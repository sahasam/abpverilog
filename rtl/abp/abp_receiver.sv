==> flow/design.v <==
`timescale 1ns/1ns
`default_nettype none
module abp_packet_rx
#(
    parameter integer DATA_WIDTH = 0,
    parameter integer VALUE_SIZE = 0,
    parameter integer PACKET_SIZE = 0
) (
    input wire         aclk,
    input wire         resetn,
    input  wire                     eth_rx_tvalid,
    input  wire  [DATA_WIDTH-1:0]   eth_rx_tdata,
    input  wire                     eth_rx_tlast,
    output logic                    eth_rx_tready,
    input  wire                       abp_tx_ready,
    output logic                      abp_tx_valid,
    output logic [VALUE_SIZE*8-1:0]   abp_tx_value,
    output logic                      abp_tx_bit,
    output logic        busy,
    output logic        error_early_termination
);
localparam integer CounterWidth = $clog2(PACKET_SIZE);
initial begin
    busy = 1'b0;
end
logic eth_rx_tready_reg = 1'b0, eth_rx_tready_next;
logic abp_tx_valid_reg = 1'b0, abp_tx_valid_next;
logic [VALUE_SIZE*8-1:0] abp_value_reg = {VALUE_SIZE*8{1'b0}}, abp_value_next;
logic [DATA_WIDTH-1:0] abp_bit_reg = {DATA_WIDTH{1'b0}}, abp_bit_next;
logic read_abp_payload_reg = 1'b1, read_abp_payload_next;
logic [CounterWidth-1:0] byte_counter_reg = 1'b0, byte_counter_next;
logic error_early_termination_reg = 1'b0, error_early_termination_next;
assign eth_rx_tready = eth_rx_tready_reg;
assign abp_tx_valid = abp_tx_valid_reg;
assign abp_tx_value = abp_value_reg;
assign abp_tx_bit = abp_bit_reg[0];
assign error_early_termination = error_early_termination_reg;
always_comb begin
    abp_tx_valid_next = abp_tx_valid_reg && !abp_tx_ready;
    eth_rx_tready_next = 1'b1;
    abp_value_next = abp_value_reg;
    abp_bit_next = abp_bit_reg;
    byte_counter_next = {$clog2(PACKET_SIZE){1'b0}};
    error_early_termination_next = error_early_termination_reg;
    if (eth_rx_tvalid && eth_rx_tready) begin
        byte_counter_next = byte_counter_reg + 1;
        if (byte_counter_reg == 0) begin 
                abp_value_next[31:24] = eth_rx_tdata; 
            end
        if (byte_counter_reg == 1) begin 
                abp_value_next[23:16] = eth_rx_tdata; 
            end
        if (byte_counter_reg == 2) begin 
                abp_value_next[15:8] = eth_rx_tdata; 
            end
        if (byte_counter_reg == 3) begin 
                abp_value_next[7:0] = eth_rx_tdata; 
            end
        if (byte_counter_reg == 63) begin 
                abp_bit_next = eth_rx_tdata; 
            end
    end
    if (eth_rx_tlast) begin
        if (byte_counter_reg < 63) begin
            error_early_termination_next = 1'b1;
        end else begin
            abp_tx_valid_next = 1'b1;
            error_early_termination_next = 1'b0;
        end
        byte_counter_next = {CounterWidth{1'b0}};
    end
end
always_ff @(posedge aclk) begin
    abp_tx_valid_reg <= abp_tx_valid_next;
    abp_value_reg <= abp_value_next;
    abp_bit_reg <= abp_bit_next;
    byte_counter_reg <= byte_counter_next;
    error_early_termination_reg <= error_early_termination_next;
    eth_rx_tready_reg <= eth_rx_tready_next;
    if (!resetn) begin
        abp_tx_valid_reg <= 1'b0;
        abp_value_reg <= {VALUE_SIZE*8{1'b0}};
        abp_bit_reg <= {DATA_WIDTH-1{1'b0}};
        byte_counter_reg <= {CounterWidth-1{1'b0}};
        error_early_termination_reg <= 1'b0;
        eth_rx_tready_reg <= 1'b0;
    end
end
endmodule
`timescale 1ns/1ns
`default_nettype none
module abp_packet_tx
#(
    parameter integer DATA_WIDTH = 8,
    parameter integer VALUE_SIZE = 4,
    parameter integer PACKET_SIZE = 64
) (
    input wire         aclk,
    input wire         resetn,
    output wire                     m_eth_tx_tvalid,
    output wire  [DATA_WIDTH-1:0]   m_eth_tx_tdata,
    output wire                     m_eth_tx_tlast,
    input  logic                    m_eth_tx_tready,
    output wire                       s_abp_ready,
    input  logic                      s_abp_valid,
    input  logic [VALUE_SIZE*8-1:0]   s_abp_value,
    input  logic                      s_abp_bit,
    output logic        busy
);
localparam integer CounterWidth = $clog2(PACKET_SIZE);
logic [CounterWidth-1:0] byte_counter_reg, byte_counter_next;
logic                    sending_packet_reg, sending_packet_next;
logic [8*VALUE_SIZE-1:0] abp_value_reg, abp_value_next;
logic                    abp_bit_reg, abp_bit_next;
logic m_eth_tx_tvalid_reg = 1'b0, m_eth_tx_tvalid_next;
logic m_eth_tx_tlast_reg = 1'b0, m_eth_tx_tlast_next;
logic [DATA_WIDTH-1:0] m_eth_tx_tdata_reg = {DATA_WIDTH{1'b0}}, m_eth_tx_tdata_next;
logic s_abp_ready_reg, s_abp_ready_next;
assign m_eth_tx_tvalid = m_eth_tx_tvalid_reg;
assign m_eth_tx_tdata = m_eth_tx_tdata_reg;
assign m_eth_tx_tlast = m_eth_tx_tlast_reg;
assign s_abp_ready = s_abp_ready_reg;
assign busy = sending_packet_reg;
always_comb begin
    m_eth_tx_tvalid_next = m_eth_tx_tvalid_reg;
    m_eth_tx_tlast_next = m_eth_tx_tlast_reg;
    m_eth_tx_tdata_next = m_eth_tx_tdata_reg;
    s_abp_ready_next = s_abp_ready_reg;
    byte_counter_next = byte_counter_reg;
    sending_packet_next = sending_packet_reg;
    abp_value_next = abp_value_reg;
    abp_bit_next = abp_bit_reg;
    if (sending_packet_reg && m_eth_tx_tready) begin
        m_eth_tx_tvalid_next = 1'b1;
        byte_counter_next = byte_counter_reg + 1;
        case (byte_counter_reg)
            0: m_eth_tx_tdata_next = abp_value_reg[3*8 +: 8];
            1: m_eth_tx_tdata_next = abp_value_reg[2*8 +: 8];
            2: m_eth_tx_tdata_next = abp_value_reg[1*8 +: 8];
            3: m_eth_tx_tdata_next = abp_value_reg[0*8 +: 8];
            PACKET_SIZE - 1: begin
                m_eth_tx_tdata_next = {7'd0, abp_bit_reg};
                m_eth_tx_tlast_next = 1'b1;
                sending_packet_next = 1'b0;
            end
            default: m_eth_tx_tdata_next = {DATA_WIDTH{1'b0}};
        endcase
        if (byte_counter_reg == PACKET_SIZE - 1) begin
            m_eth_tx_tlast_next = 1'b1;
            sending_packet_next = 1'b0;
        end
    end else if (!sending_packet_reg) begin
        m_eth_tx_tvalid_next = 1'b0;
        m_eth_tx_tlast_next = 1'b0;
        s_abp_ready_next = 1'b1;
    end
    if (s_abp_ready_reg && s_abp_valid) begin
        s_abp_ready_next = 1'b0;
        sending_packet_next = 1'b1;
        byte_counter_next = {CounterWidth{1'b0}};
        abp_bit_next = s_abp_bit;
        abp_value_next = s_abp_value + 1;
    end
end
always_ff @ (posedge aclk) begin
    if (!resetn) begin
        m_eth_tx_tvalid_reg <= 1'b0;
        m_eth_tx_tlast_reg <= 1'b0;
        m_eth_tx_tdata_reg <= {DATA_WIDTH{1'b0}};
        s_abp_ready_reg <= 1'b0;
        byte_counter_reg <= {CounterWidth{1'b0}};
        sending_packet_reg <= 1'b0;
        abp_value_reg <= {(8*VALUE_SIZE){1'b0}};
        abp_bit_reg <= 1'b0;
    end else begin
        m_eth_tx_tvalid_reg <= m_eth_tx_tvalid_next;
        m_eth_tx_tlast_reg <= m_eth_tx_tlast_next;
        m_eth_tx_tdata_reg <= m_eth_tx_tdata_next;
        s_abp_ready_reg <= s_abp_ready_next;
        byte_counter_reg <= byte_counter_next;
        sending_packet_reg <= sending_packet_next;
        abp_value_reg <= abp_value_next;
        abp_bit_reg <= abp_bit_next;
    end
end
endmodule
`timescale 1ns/1ns
`default_nettype none
module abp_receiver
#(
   parameter integer DATA_WIDTH = 8,
   parameter integer VALUE_SIZE = 4,
   parameter integer PACKET_SIZE = 64
)
(
   input wire                      aclk,
   input wire                      aresetn,
   input  wire                     s_axis_tvalid,
   input  wire [DATA_WIDTH-1:0]    s_axis_tdata,
   input  wire                     s_axis_tlast,
   output wire                     s_axis_tready,
   output wire                     m_axis_tvalid,
   output wire [DATA_WIDTH-1:0]    m_axis_tdata,
   output wire                     m_axis_tlast,
   input  wire                     m_axis_tready
);
   wire                      rx_abp_valid;
   wire [VALUE_SIZE*8-1:0]   rx_abp_value;
   wire                      rx_abp_bit;
   wire                      rx_abp_ready;
   wire                      tx_abp_valid;
   wire [VALUE_SIZE*8-1:0]   tx_abp_value;
   wire                      tx_abp_bit;
   wire                      tx_abp_ready;
   abp_packet_rx #(
      .DATA_WIDTH(DATA_WIDTH),
      .VALUE_SIZE(VALUE_SIZE),
      .PACKET_SIZE(PACKET_SIZE)
   ) rx_inst (
      .aclk(aclk),
      .resetn(aresetn),
      .eth_rx_tvalid(s_axis_tvalid),
      .eth_rx_tdata(s_axis_tdata),
      .eth_rx_tlast(s_axis_tlast),
      .eth_rx_tready(s_axis_tready),
      .abp_tx_ready(rx_abp_ready),
      .abp_tx_valid(rx_abp_valid),
      .abp_tx_value(rx_abp_value),
      .abp_tx_bit(rx_abp_bit),
      .busy(),
      .error_early_termination()
   );
   assign tx_abp_value = rx_abp_value;
   assign tx_abp_bit = rx_abp_bit;
   assign tx_abp_valid = rx_abp_valid;
   assign rx_abp_ready = tx_abp_ready;
   abp_packet_tx #(
      .DATA_WIDTH(DATA_WIDTH),
      .VALUE_SIZE(VALUE_SIZE),
      .PACKET_SIZE(PACKET_SIZE)
   ) tx_inst (
      .aclk(aclk),
      .resetn(aresetn),
      .m_eth_tx_tvalid(m_axis_tvalid),
      .m_eth_tx_tdata(m_axis_tdata),
      .m_eth_tx_tlast(m_axis_tlast),
      .m_eth_tx_tready(m_axis_tready),
      .s_abp_ready(tx_abp_ready),
      .s_abp_valid(tx_abp_valid),
      .s_abp_value(tx_abp_value),
      .s_abp_bit(tx_abp_bit),
      .busy()
   );
endmodule
# Tool chain data of abp_receiver
# What the tools print for abp_receiver, step after step.
# Line numbers count from 1 in the design file above.
# Cell names lack the library's common part.
# The mark -- stands for no value.
[inputs]
design = "abp_receiver"
clk_port = "aclk"
library = "sky130hd"
lib_corner = "tt_025C_1v80"

# Word level
# Yosys after proc, flatten, opt, wreduce and memory -nomap, before mapping. Memory bits, and registers merged into a memory's read port (data or address), are not among the register bits. Print and check cells are not counted. Equal cells are merged and count once.
[bits]
in_bits = 13
out_inout_bits = 11
reg_bits = 92
wordCells = 64
[classes]
reduce_logical = 19
add_sub_neg = 3
n_mux = 11
compare = 1
logic = 4
equal = 10
[op_table]
columns = ["op", "n"]
rows = [
  ["8-bit parallel mux with 5-bit select", 1],
  ["32-bit by 1-bit adder with 32-bit output (second input constant)", 1],
  ["6-bit by 2-bit == test with 1-bit output (second input constant)", 4],
  ["2-bit AND reduction", 8],
  ["6-bit by 1-bit adder with 6-bit output (second input constant)", 2],
  ["6-bit by 1-bit == test with 1-bit output (second input constant)", 2],
  ["6-bit == test (second input constant)", 2],
  ["6-bit zero test", 2],
  ["1-bit 2-to-1 mux", 10],
  ["6-bit less-than comparator (second input constant)", 1],
  ["1-bit logical AND", 4],
  ["1-bit inverter", 4],
  ["2-bit != test (second input constant)", 2],
  ["2-bit nonzero test", 2],
  ["3-bit OR reduction", 1],
  ["2-bit OR reduction", 1],
  ["1-bit zero test", 1],
]

# Depth
# Yosys ltp: most cells in a row. Word level: on the elaborated netlist, between registers, memories and ports. Mapped: between sequential cells and ports; inverters and the memories' decode and read muxes count.
[depth]
ltp_word = 4
ABC_AREA = 0
mapped_depth = 7
depth_no_buf = 6

# Synthesis result
# Yosys stat after the flow's synthesis: flattened, memories mapped to cells. It holds for the ABC_AREA given above (unset counts as 0); a run with the other value may have another netlist.
# The area totals of this step are shown rounded.
[types]
columns = ["cell_type", "n", "area_total_um2"]
rows = [
  ["dfxtp_1", 92, 1.84E+03],
  ["mux2i_1", 33, 330.317],
  ["nor2b_1", 34, 212.704],
  ["nand3_1", 41, 205.197],
  ["nand2_1", 48, 180.173],
  ["nor2_1", 32, 120.115],
  ["ha_1", 9, 112.608],
  ["nand4_1", 17, 106.352],
  ["xnor2_1", 11, 96.342],
  ["and3_1", 14, 87.584],
  ["a22o_1", 9, 78.826],
  ["clkbuf_1", 21, 78.826],
  ["xor2_1", 9, 78.826],
  ["o21ai_0", 14, 70.067],
  ["nand3b_1", 9, 67.565],
  ["nor4_4", 3, 63.811],
  ["o211ai_1", 7, 52.55],
  ["a221o_1", 5, 50.048],
]
# Not listed: further types 35, cells in them 87.
[synth_totals]
area_um2 = 4490
cell_count = 495
flip_flops = 92
# The figures by module come from a second, unflattened synthesis with its own total; it is not the netlist above.
[hier_totals]
hier_cells = 520
area_unflattened_um2 = 4500
# Rows give one instance, submodules left out.
[modules]
columns = ["module", "area_um2", "n_cells", "n_inst", "seq_area_um2"]
rows = [
  ["abp_packet_tx", 2860, 358, 1, 1020],
  ["abp_packet_rx", 1640, 162, 1, 841],
  ["abp_receiver", 0.0, 0, 1, 0.0],
]

# Timing after synthesis
# Path of least setup slack by OpenSTA after synthesis, without wires, with an ideal clock, recovery checks aside; 20% of the period is set as input and as output delay. Where synthesis merged equal registers, the netlist keeps one of their names.
[synth_timing]
kind = "flip-flop to flip-flop"
start = "register tx_inst.byte_counter_reg[0]"
end = "register tx_inst.m_eth_tx_tdata_reg[1]"
slack_ps = -20
driving_pins = 7
arrival_time_ps = 1543
setup_ps = 117
launch_ps = 0
clock_period_ps = 1640
path_delay_ps = 1660
path_buffers = 1
synth_period_reached_ps = 1660
# "path_delay_ps" = arrival - input delay + setup time.
# "driving_pins" counts driving pins, that of a launching flip-flop among them; a cell with two outputs on the path counts twice.
# "synth_period_reached_ps" = period - worst setup slack (recovery checks aside). The figure is calculated, with input and output delays left at 20% of the set period.
# Between the ends stands the longest chain of elaborated cells between them, by number of cells; it is not shown to be the way that was timed. Of several equally long chains one is given.
# Each line given opens the expression or statement behind the cell; cells for indexed reads and writes are added by Yosys, which also makes memories of some case tables.
[synth_via]
path_cell_list = "dfxtp_1 inv_1 ha_1 clkbuf_1 o41ai_1 a21oi_2 a22o_1"
elab_chain_len = 2
[synth_rtl]
columns = ["element", "line", "source"]
rows = [
  ["from (decl)", 111, "logic [CounterWidth-1:0] byte_counter_reg, byte_counter_next;"],
  ["from (assign)", 171, "byte_counter_reg <= {CounterWidth{1'b0}};"],
  ["from (assign)", 180, "byte_counter_reg <= byte_counter_next;"],
  ["6-bit == test", 136, "case (byte_counter_reg)"],
  ["8-bit parallel mux with 5-bit select", 136, ""],
  ["to (assign)", 169, "m_eth_tx_tdata_reg <= {DATA_WIDTH{1'b0}};"],
  ["to (assign)", 178, "m_eth_tx_tdata_reg <= m_eth_tx_tdata_next;"],
  ["to (decl)", 117, "logic [DATA_WIDTH-1:0] m_eth_tx_tdata_reg = {DATA_WIDTH{1'b0}}, m_eth_tx_tdata_next;"],
]

# Path in the finished layout
# Path of least setup slack in the final report of job 1 (OpenROAD, finished layout, wires in). Where an end is a register, its clock arrival counts in the times.
# The path's times are printed in steps of 10 ps; the period is the one set.
[layout_timing]
kind = "flip-flop to flip-flop"
start = "register rx_inst.abp_value_reg[17]"
end = "register tx_inst.abp_value_reg[31]"
slack_ps = 330
driving_pins = 5
launch_ps = 350
path_buffers = 0
arrival_time_ps = 2120
setup_ps = 110
clock_period_ps = 2210
# Between the ends stands the longest chain of elaborated cells between them, by number of cells; it is not shown to be the way that was timed. Of several equally long chains one is given.
[layout_via]
path_cell_list = "dfxtp_1 nand4_1 nor4_4 a21oi_1 or3_1"
elab_chain_len = 1
[layout_rtl]
columns = ["element", "line", "source"]
rows = [
  ["from (decl)", 28, "logic [VALUE_SIZE*8-1:0] abp_value_reg = {VALUE_SIZE*8{1'b0}}, abp_value_next;"],
  ["from (assign)", 75, "abp_value_reg <= abp_value_next;"],
  ["from (assign)", 82, "abp_value_reg <= {VALUE_SIZE*8{1'b0}};"],
  ["32-bit by 1-bit adder with 32-bit output", 162, "abp_value_next = s_abp_value + 1;"],
  ["to (assign)", 173, "abp_value_reg <= {(8*VALUE_SIZE){1'b0}};"],
  ["to (assign)", 182, "abp_value_reg <= abp_value_next;"],
  ["to (decl)", 113, "logic [8*VALUE_SIZE-1:0] abp_value_reg, abp_value_next;"],
]

# Module abp_receiver, platform sky130hd: 2 stored runs of the flow (Yosys, OpenROAD) with differing settings, in no particular order. Input and output delays are each 20% of the period that was set; the output load is 0.01 pF.
# By "period_reached_ps" is meant the clock period of the run minus its worst setup slack. This is arithmetic on one report: input and output delays are still those of the set period (20% each).
# "worstPathTime_ps" is the time allowed to the run's worst setup path (the clock period less input and output delay, where it has them) less its slack. Clock arrival times count: a late capture clock shortens it, a late launch clock lengthens it.
# "worstPathTime_ps" is known to 10 ps.
# Values from the reports are rounded here.

[[run]]
name = "job 1"
[run.settings]
period_ns = 2.21
CAP_MARGIN = 20
CORE_MARGIN = 2
CORE_UTILIZATION = 40
SLEW_MARGIN = 20
[run.results]
final_setup_ws_ps = 326
worst_hold_slack_ps = 460
worstPathTime_ps = 1880
worstPathKind = "flip-flop to flip-flop"
period_reached_ps = 1884
timing.setup.tns_ps = 0
design.die.area_um2 = 12100
synthesis_area_um2 = 4490
utilization_frac = 0.467

[[run]]
name = "job 2"
[run.settings]
period_ns = 2.38
CORE_UTILIZATION = 26
SETUP_SLACK_MARGIN = 0.49
PLACE_DENSITY = 0.36
CORE_MARGIN = 2
CTS_CLUSTER_SIZE = 58
CAP_MARGIN = 10
MAX_ROUTING_LAYER = "met5"
SLEW_MARGIN = 20
[run.results]
final_setup_ws_ps = 591
worst_hold_slack_ps = 461
worstPathTime_ps = 1790
worstPathKind = "flip-flop to flip-flop"
period_reached_ps = 1789
timing.setup.tns_ps = 0
design.die.area_um2 = 18300
synthesis_area_um2 = 4490
utilization_frac = 0.309
